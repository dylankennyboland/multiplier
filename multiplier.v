==> flow/design.v <==
module multiplier #
	(
	parameter WIDTH_A = 10,  
	parameter WIDTH_B = 8,   
	localparam WIDTH_C = WIDTH_A + WIDTH_B
	)
	(
	input clk,              
	input rst_n,            
	input data_valid,       
	input [WIDTH_A-1:0] a,  
	input [WIDTH_B-1:0] b,  
	output [WIDTH_C-1:0] c  
	);
	wire [WIDTH_C-1:0] a_sign_extended;
	wire [WIDTH_C-1:0] b_sign_extended;
	wire [WIDTH_A:0] a_twos_complement;
	wire [WIDTH_B:0] b_twos_complement;
	wire a_is_negative;  
	wire b_is_negative;  
	reg [WIDTH_C-1:0] product_reg;
	reg [WIDTH_C-1:0] product;
	assign a_sign_extended = {{(WIDTH_B){a[WIDTH_A-1]}}, a};
	assign b_sign_extended = {{(WIDTH_A){b[WIDTH_B-1]}}, b};
	assign a_twos_complement = ~{{a[WIDTH_A-1]}, a} + 1'b1;
	assign b_twos_complement = ~{{b[WIDTH_B-1]}, b} + 1'b1;
	assign a_is_negative = a[WIDTH_A-1];  
	assign b_is_negative = b[WIDTH_B-1];
	always @ (*) begin
		integer i;  
		product = {WIDTH_C{1'b0}};
		if (WIDTH_B < WIDTH_A) begin
			for (i = 0; i < WIDTH_B; i = i + 1) begin
				if ((i == (WIDTH_B-1)) & b_is_negative) begin
					product = product + (a_twos_complement << i);
				end else begin
					product = product + ((a_sign_extended << i) & {WIDTH_C{b[i]}});
				end
			end
		end else begin
			for (i = 0; i < WIDTH_A; i = i + 1) begin
				if ((i == (WIDTH_A-1)) & a_is_negative) begin
					product = product + (b_twos_complement << i);
				end else begin
					product = product + ((b_sign_extended << i) & {WIDTH_C{a[i]}});
				end
			end
		end
	end
	always @ (posedge clk or negedge rst_n) begin
		if (!rst_n) begin
			product_reg <= {WIDTH_C{1'b0}};
		end else begin
			if (data_valid) begin
				product_reg <= product;
			end
		end
	end
	assign c = product_reg;
endmodule
=== Tool chain data of multiplier ===
The steps from the RTL of multiplier to its reports follow in flow order.
Lines are those of the file above, counted from 1.
Cell names lack the library's common part.
Not given: -

* Design top: multiplier
* Clock input: clk
* Standard-cell library: sky130hd
* Timing corner: tt_025C_1v80

=== After elaboration ===
Source: Yosys, flattened and elaborated, memories not mapped. Widths are those after wreduce; folded enables and synchronous resets count as part of the registers. Registers that Yosys merges into a memory's read port (data or address) are not register bits. Print and check cells do not count. Equal cells are merged and count once.

* Register bits: 18
* Input bits: 21
* Output and inout port bits: 18
* Elaborated cells: 20

* Add/sub/neg operators: 9
* Multiplexer cells: 1
* Bitwise logic cells: 9

{| class="wikitable"
|+ Operator list
! cell !! number
|-
| adder 18 bit || 8
|-
| AND 18 bit || 8
|-
| 2-to-1 mux 18 bit || 1
|-
| adder 11 x 1 -> 11 bit (second input constant) || 1
|-
| inverter 11 bit || 1
|}

=== Depth ===
Longest topological path by Yosys (ltp), each cell counted once; first at word level (registers and memories cut), then after technology mapping (sequential cells cut; the memories' decode and read muxes count).

* Word-level depth: 9
* ABC_AREA: 0
* Mapped depth: 24
* Mapped depth without buffers: 23

=== Synthesis result ===
Yosys stat after the flow's synthesis: flattened, memories mapped to cells. It holds for the ABC_AREA given above (unset counts as 0); a run with the other value may have another netlist.

* Cell count: 401
* Synthesis area: 3661.0 µm²
* Sequential area: 450.4 µm²
* Flip-flops: 18
* Buffers: 17

{| class="wikitable"
|+ Cells by type
! type !! number !! total area (µm²)
|-
| fa_1 || 56 || 1.12E+03
|-
| dfrtp_1 || 18 || 450.432
|-
| ha_1 || 30 || 375.36
|-
| inv_1 || 74 || 277.766
|-
| and2_1 || 40 || 250.24
|-
| xnor2_1 || 18 || 157.651
|-
| mux2_2 || 13 || 146.39
|-
| nand2_1 || 34 || 127.622
|-
| a21oi_1 || 14 || 70.067
|-
| a21o_1 || 8 || 60.058
|-
| o21ai_0 || 12 || 60.058
|-
| clkbuf_1 || 15 || 56.304
|-
| o21a_1 || 7 || 52.55
|-
| and3_1 || 7 || 43.792
|-
| nor2_1 || 9 || 33.782
|-
| o311ai_4 || 1 || 26.275
|-
| o31a_1 || 3 || 26.275
|-
| xor2_1 || 3 || 26.275
|}

Not listed: further types 25, cells in them 39.

=== Path before layout ===
Path of least setup slack by OpenSTA after synthesis, without wires, with an ideal clock, recovery checks aside; 20% of the period is set as input and as output delay. Where synthesis merged equal registers, the netlist keeps one of their names.

* Path kind: input port to flip-flop
* Start: input port a[3]
* End: register (name not given)
* Clock period: 11.4 ns
* Input delay: 2.280 ns
* Library setup time: 0.125 ns
* Launch time at the first pin: 2.280 ns
* Arrival time: 7.406 ns
* Data required time: 11.275 ns
* Slack: 3.869 ns
* Path delay: 5.251 ns
* Driving pins on the path: 22
* Path buffers: 1
* Synthesis period reached: 7.531 ns

"path delay" is the arrival time less input delay plus setup time.
"driving pins on the path": output pins that drive a net of the path, with the launching flip-flop's if there is one; two outputs of one cell count as two.
"synthesis period reached" = period - worst setup slack (recovery checks aside). The figure is calculated, with input and output delays left at 20% of the set period.
The rows between start and end are the longest chain of elaborated cells between them; the timing report does not say that the signal goes this way. Where chains are equally long, one stands for them.
Each line given opens the expression or statement behind the cell; cells for indexed reads and writes are added by Yosys, which also makes memories of some case tables.

* Cell sequence: clkbuf_1 nand2_1 fa_1 fa_1 fa_1 inv_1 fa_1 ha_1 a21o_1 a21oi_1 o21bai_1 a2111o_1 a31o_2 a21oi_1 xnor2_1 ha_1 o21ai_0 nand2b_1 o311a_1 a21oi_1 xnor2_1 mux2_2
* Cells in the longest elaborated chain: 9
* Elaborated cells on any way between the ends: 19
* Source lines of those cells: 4
* Those cells by class: 9 x add/sub; 1 x mux; 9 x logic

{| class="wikitable"
|+ Ends and longest elaborated chain, after synthesis
! what !! RTL line !! text
|-
| from (decl) || 11 || <nowiki>input [WIDTH_A-1:0] a,</nowiki>
|-
| AND 18 bit || 37 ||
|-
| adder 18 bit (7 in a row) || 37 ||
|-
| 2-to-1 mux 18 bit || 34 || <nowiki>if ((i == (WIDTH_B-1)) & b_is_negative) begin</nowiki>
|-
| to (assign) || 52 ||
|-
| to (assign) || 55 ||
|-
| to (decl) || 21 ||
|}

=== Worst path after layout ===
From the final timing report of flow run 2: the path of least setup slack in the routed layout; clock arrival at registers is part of the times.

* Path kind: input port to flip-flop
* Start: input port b[0]
* End: register (name not given)
* Clock period: 6.07 ns
* Input delay: 1.21 ns
* Library setup time: 0.11 ns
* Launch time at the first pin: 1.21 ns
* Arrival time: 6.43 ns
* Data required time: 6.21 ns
* Slack: -0.22 ns
* Driving pins on the path: 22
* Path buffers: 3

The rows between start and end are the longest chain of elaborated cells between them; the timing report does not say that the signal goes this way. Where chains are equally long, one stands for them.

* Cell sequence: clkbuf_2 buf_4 and2_1 fa_1 fa_1 fa_1 inv_1 fa_1 inv_1 ha_4 o21a_1 o31a_1 o31a_1 o21a_1 nor2_2 xnor2_1 ha_2 buf_4 nand4_1 a31oi_2 xnor2_1 mux2_4
* Cells in the longest elaborated chain: 9
* Elaborated cells on any way between the ends: 10
* Source lines of those cells: 3
* Those cells by class: 8 x add/sub; 1 x mux; 1 x logic

{| class="wikitable"
|+ Ends and longest elaborated chain, post-layout
! what !! RTL line !! text
|-
| from (decl) || 12 || <nowiki>input [WIDTH_B-1:0] b,</nowiki>
|-
| AND 18 bit || 37 ||
|-
| adder 18 bit (7 in a row) || 37 ||
|-
| 2-to-1 mux 18 bit || 34 || <nowiki>if ((i == (WIDTH_B-1)) & b_is_negative) begin</nowiki>
|-
| to (assign) || 52 ||
|-
| to (assign) || 55 ||
|-
| to (decl) || 21 ||
|}

==> runs of multiplier <==
Measured results for multiplier: 2 stored runs of the Yosys and OpenROAD flow on sky130hd. The settings differ; the order carries no meaning. The constraints put input and output delay at 20% of the set period each and load the outputs with 0.01 pF.
"reached clock period": clock period set for the run, less the worst setup slack. It is reckoned from that one timing run; input and output delays stay at 20% of the period that was set.
"worst setup path time" is the time allowed to the run's worst setup path (the clock period less input and output delay, where it has them) less its slack. Clock arrival times count: a late capture clock shortens it, a late launch clock lengthens it.
"power": no workload was simulated; the value follows from the tool's default switching activity.

=== Flow run 1 ===
{| class="wikitable"
! Setting !! Value
|-
| period_ns || 8.92
|-
| CORE_UTILIZATION || 62
|-
| PLACE_DENSITY_LB_ADDON || 0.23
|-
| CORE_MARGIN || 6
|-
| CELL_PAD_IN_SITES_GLOBAL_PLACEMENT || 2
|-
| TNS_END_PERCENT || 100
|-
| ABC_AREA || 1
|-
| GPL_TIMING_DRIVEN || 1
|-
| CTS_CLUSTER_DIAMETER || 231
|-
| CAP_MARGIN || 5
|-
| SLEW_MARGIN || 5
|-
| MAX_ROUTING_LAYER || met4
|}
Incomplete, placement halted on FLW-0024.

=== Flow run 2 ===
{| class="wikitable"
! Setting !! Value
|-
| period_ns || 6.07
|-
| CORE_UTILIZATION || 33
|-
| SETUP_SLACK_MARGIN || -0.48
|-
| PLACE_DENSITY_LB_ADDON || 0.28
|-
| CORE_ASPECT_RATIO || 1.02
|-
| CELL_PAD_IN_SITES_DETAIL_PLACEMENT || 1
|-
| GPL_ROUTABILITY_DRIVEN || 0
|-
| CTS_CLUSTER_DIAMETER || 383
|-
| SLEW_MARGIN || 35
|-
| MIN_ROUTING_LAYER || met2
|-
| CAP_MARGIN || 20
|-
| CORE_MARGIN || 2
|-
! Result !! Value
|-
| Mapped cell area after synthesis || 3661.0 µm²
|-
| Die outline area || 11952.5 µm²
|-
| Standard-cell area after routing || 4695.8 µm²
|-
| Utilization after layout || 43.7 %
|-
| Worst setup slack after layout || -0.215 ns
|-
| Setup TNS || -0.709 ns
|-
| Worst hold slack in the final report || 0.499 ns
|-
| Power || 2649 uW
|-
| Reached clock period || 6.285 ns
|-
| Worst setup path time || 5.07 ns
|-
| Worst path kind || input port to flip-flop
|}
